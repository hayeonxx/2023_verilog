==> flow/design.v <==
module shift_add_multi(
    input clk,
    input n_rst,
    input start,
    input reg [3:0] M,
    input reg [3:0] Q,
    output reg [7:0] P
);
reg [2:0] cnt;
reg [7:0] M_s;
reg [3:0] Q_s;
always @(posedge clk or negedge n_rst) begin
    if(!n_rst)
        cnt <= 3'h0;
    else if(start == 1'b1)
        cnt <= 3'h0;
    else 
        cnt <= (cnt == 3'h4) ? 3'h0 : cnt + 3'h1;
end
always @(posedge clk or negedge n_rst) begin
    if(!n_rst)
        M_s <= 8'b0000_0000;
    else if(start == 1'b1)
        M_s <= M;
    else begin 
        if(cnt <= 3'h3)
            M_s <= M_s << 1;
        else
            M_s <= M;
    end
end
always @(posedge clk or negedge n_rst) begin
    if(!n_rst)
        Q_s <= 4'b0000;
    else if(start == 1'b1)
        Q_s <= Q;
    else begin
        if(cnt <= 3'h3)
            Q_s <= Q_s >> 1;
        else
            Q_s <= Q;
    end
end
always @(posedge clk or negedge n_rst) begin
    if(!n_rst)
        P <= 8'b0000_0000;
    else if(start == 1'b1)
        P <= 8'b0000_0000;
    else begin
        if(cnt <= 3'h4 && cnt >= 3'h0)
            P <= (Q_s[0] == 1'b1) ? P + M_s : P;
        else
            P <= 8'b0000_0000;
    end
end
endmodule
From RTL to reports: shift_add_multi

Tool output for the design above, in the order of the flow.
Line numbers count from 1 in the design file above.
Operators: Yosys type, input widths -> output width; for muxes data width and select width s.
Library cell names are shortened.
The mark -- stands for no value.

Design top: shift_add_multi
Clock input: clk
Standard-cell library: sky130hd
Library corner: tt_025C_1v80

After elaboration

Source: Yosys, flattened and elaborated, memories not mapped. Widths are those after wreduce. Registers that Yosys merges into a memory's read port (data or address) are not register bits. Print and check cells do not count. Equal cells are merged and count once.

Equality and inequality tests: 2
Magnitude comparators: 3
Reduce/logical cells: 1
Mux-type cells: 9
Add/subtract/negate cells: 2

Operators with widths:

| operator            | count |
| $mux 8              | 5 |
| $add 8x8->8         | 1 |
| $mux 4              | 2 |
| $mux 3              | 2 |
| $add 3x1->3 const B | 1 |
| $ge 3x1->1 const B  | 1 |
| $le 3x2->1 const B  | 1 |
| $le 3x3->1 const B  | 1 |
| $eq 3x3->1 const B  | 1 |
| $ne 3x3->1 const B  | 1 |
| $logic_and 1x1->1   | 1 |

Register bits: 23
Elaborated cells: 21
Input port bits: 11
Output and inout bits: 8

Logic depth

Longest topological path by Yosys (ltp), each cell counted once; first at word level (registers and memories cut), then after technology mapping (sequential cells cut; the memories' decode and read muxes count).

Depth in word-level cells: 4
ABC_AREA: 1
Depth in mapped cells: 9
Gate-level depth less buffers: 9

After synthesis

Yosys stat after the flow's synthesis: flattened, memories mapped to cells. It holds for the ABC_AREA given above (unset counts as 0); a run with the other value may have another netlist.
The area totals of this step are shown rounded.

Flip-flops: 23
Buffer cells: 1
Mapped area: 1200 um^2
Cells in the netlist: 144

Cells by type:

| cell type | count | total area (um^2) |
| dfrtp_1   | 23    | 575.552 |
| nand2_1   | 49    | 183.926 |
| ha_1      | 10    | 125.12 |
| inv_1     | 21    | 78.826 |
| nor2_1    | 11    | 41.29 |
| nand3_1   | 6     | 30.029 |
| a21oi_1   | 5     | 25.024 |
| fa_1      | 1     | 20.019 |
| a22o_1    | 2     | 17.517 |
| xor2_1    | 2     | 17.517 |
| nand3b_1  | 2     | 15.014 |
| o21ai_0   | 3     | 15.014 |
| buf_6     | 1     | 11.261 |
| a21oi_2   | 1     | 8.758 |
| xnor2_1   | 1     | 8.758 |
| a21o_1    | 1     | 7.507 |
| inv_2     | 2     | 7.507 |
| nand2_2   | 1     | 6.256 |

Not listed: further types 2, cells in them 2.

Path before layout

OpenSTA on the mapped netlist: ideal clock, no wires. The path of least setup slack (recovery checks aside). Input and output delay are each 20% of the period. Register names are those of the netlist, which keeps one name where synthesis merged equal registers.

Kind: reg-to-reg
From: register P[0]
To: register P[6]
Clock period: 2.36 ns
Slack: 0.815 ns
Data required time: 2.243 ns
Stages on the path: 9
Arrival time: 1.428 ns
Path delay: 1.545 ns
Path buffers: 0
Period reached after synthesis: 1.545 ns

"path delay" is the arrival time less input delay plus setup time.
"stages on the path" counts driving pins, that of a launching flip-flop among them; a cell with two outputs on the path counts twice.
"period reached after synthesis" is the clock period less the worst setup slack; recovery checks do not enter. This is arithmetic on one report: input and output delays are still those of the set period (20% each).
Between the ends stands the longest chain of elaborated cells between them, by number of cells; it is not shown to be the way that was timed. Of several equally long chains one is given.
A line is the first line of the expression or statement that the cell stems from. Yosys adds cells for indexed reads and writes and turns some case tables into memories.
At most two assigning lines are given for a register; there are more.

Path through: dfrtp_1 ha_1 fa_1 nand2_1 nand2_1 nand3b_1 nand3b_1 nand3_1 nand2_1
Cells in the longest elaborated chain: 4
Elaborated cells on any way between the ends: 4
Source lines of those cells: 3
Those cells by class: add/sub: 1; mux: 3

RTL lines, path post-synthesis:

| element       | RTL line | RTL |
| from (decl)   | 7        | `output reg [7:0] P` |
| from (assign) | 46       | `P <= 8'b0000_0000;` |
| from (assign) | 51       | `P <= (Q_s[0] == 1'b1) ? P + M_s : P;` |
| $add 8x8->8   | 51       |  |
| $mux 8        | 51       |  |
| $mux 8        | 50       | `if(cnt <= 3'h4 && cnt >= 3'h0)` |
| $mux 8        | 47       | `else if(start == 1'b1)` |
| to (assign)   | 46       |  |
| to (assign)   | 51       |  |
| to (decl)     | 7        |  |

Path in the finished layout

From the final timing report of flow run A: the path of least setup slack in the routed layout; clock arrival at registers is part of the times.

Kind: reg-to-output
From: register P[1]
To: output P[1]
Path buffers: 1
Arrival time: 1.35 ns
Stages on the path: 2
Clock period: 1.94 ns
Data required time: 1.55 ns
Slack: 0.20 ns

At most two assigning lines are given for a register; there are more.

Path through: dfrtp_1 clkdlybuf4s50_1
Cells in the longest elaborated chain: 0
Elaborated cells on any way between the ends: 0
Source lines of those cells: 0

RTL lines, path after layout:

| element       | RTL line | RTL |
| from (decl)   | 7        | `output reg [7:0] P` |
| from (assign) | 46       | `P <= 8'b0000_0000;` |
| from (assign) | 51       | `P <= (Q_s[0] == 1'b1) ? P + M_s : P;` |
| to (decl)     | 7        |  |

==> runs of shift_add_multi <==
Below are 2 stored runs of the flow (Yosys, OpenROAD; platform sky130hd) on shift_add_multi, each with its settings and what was measured, unordered. Constraints: input delay and output delay 20% of the set period each, output load 0.01 pF.
"period achieved": clock period set for the run, less the worst setup slack. It is reckoned from that one timing run; input and output delays stay at 20% of the period that was set.
"worst path time" is the time allowed to the run's worst setup path (the clock period less input and output delay, where it has them) less its slack. Clock arrival times count: a late capture clock shortens it, a late launch clock lengthens it.
"power consumption" is the tool's figure for a default switching activity; nothing was simulated.
Measured values are rounded.
Settings: n/a = not set for that run.
Among the results, n/a means that no value is shown for the run.

| item                               | flow run A    | flow run B |
| period_ns                          | 1.94          | 1.52       |
| CORE_UTILIZATION                   | 52            | 57         |
| SETUP_SLACK_MARGIN                 | -0.17         | 0.45       |
| ABC_AREA                           | 1             | n/a        |
| GPL_TIMING_DRIVEN                  | 1             | n/a        |
| GPL_ROUTABILITY_DRIVEN             | 0             | n/a        |
| MIN_ROUTING_LAYER                  | met2          | n/a        |
| MAX_ROUTING_LAYER                  | met5          | n/a        |
| CAP_MARGIN                         | 20            | 20         |
| CORE_MARGIN                        | 2             | 2          |
| SLEW_MARGIN                        | 20            | 25         |
| PLACE_DENSITY_LB_ADDON             | n/a           | 0.15       |
| HOLD_SLACK_MARGIN                  | n/a           | 0.03       |
| synthesis area (um^2)              | 1200          | n/a        |
| die size (um^2)                    | 2700          | n/a        |
| utilization after routing (%)      | 66            | n/a        |
| setup slack of the worst path (ns) | 0.20          | n/a        |
| post-route setup TNS (ns)          | 0.000         | n/a        |
| power consumption (W)              | 0.0011        | n/a        |
| period achieved (ns)               | 1.736         | n/a        |
| worst path time (ns)               | 1.35          | n/a        |
| type of the worst setup path       | reg-to-output | n/a        |

Flow run B: incomplete, clock tree synthesis halted on DPL-0033
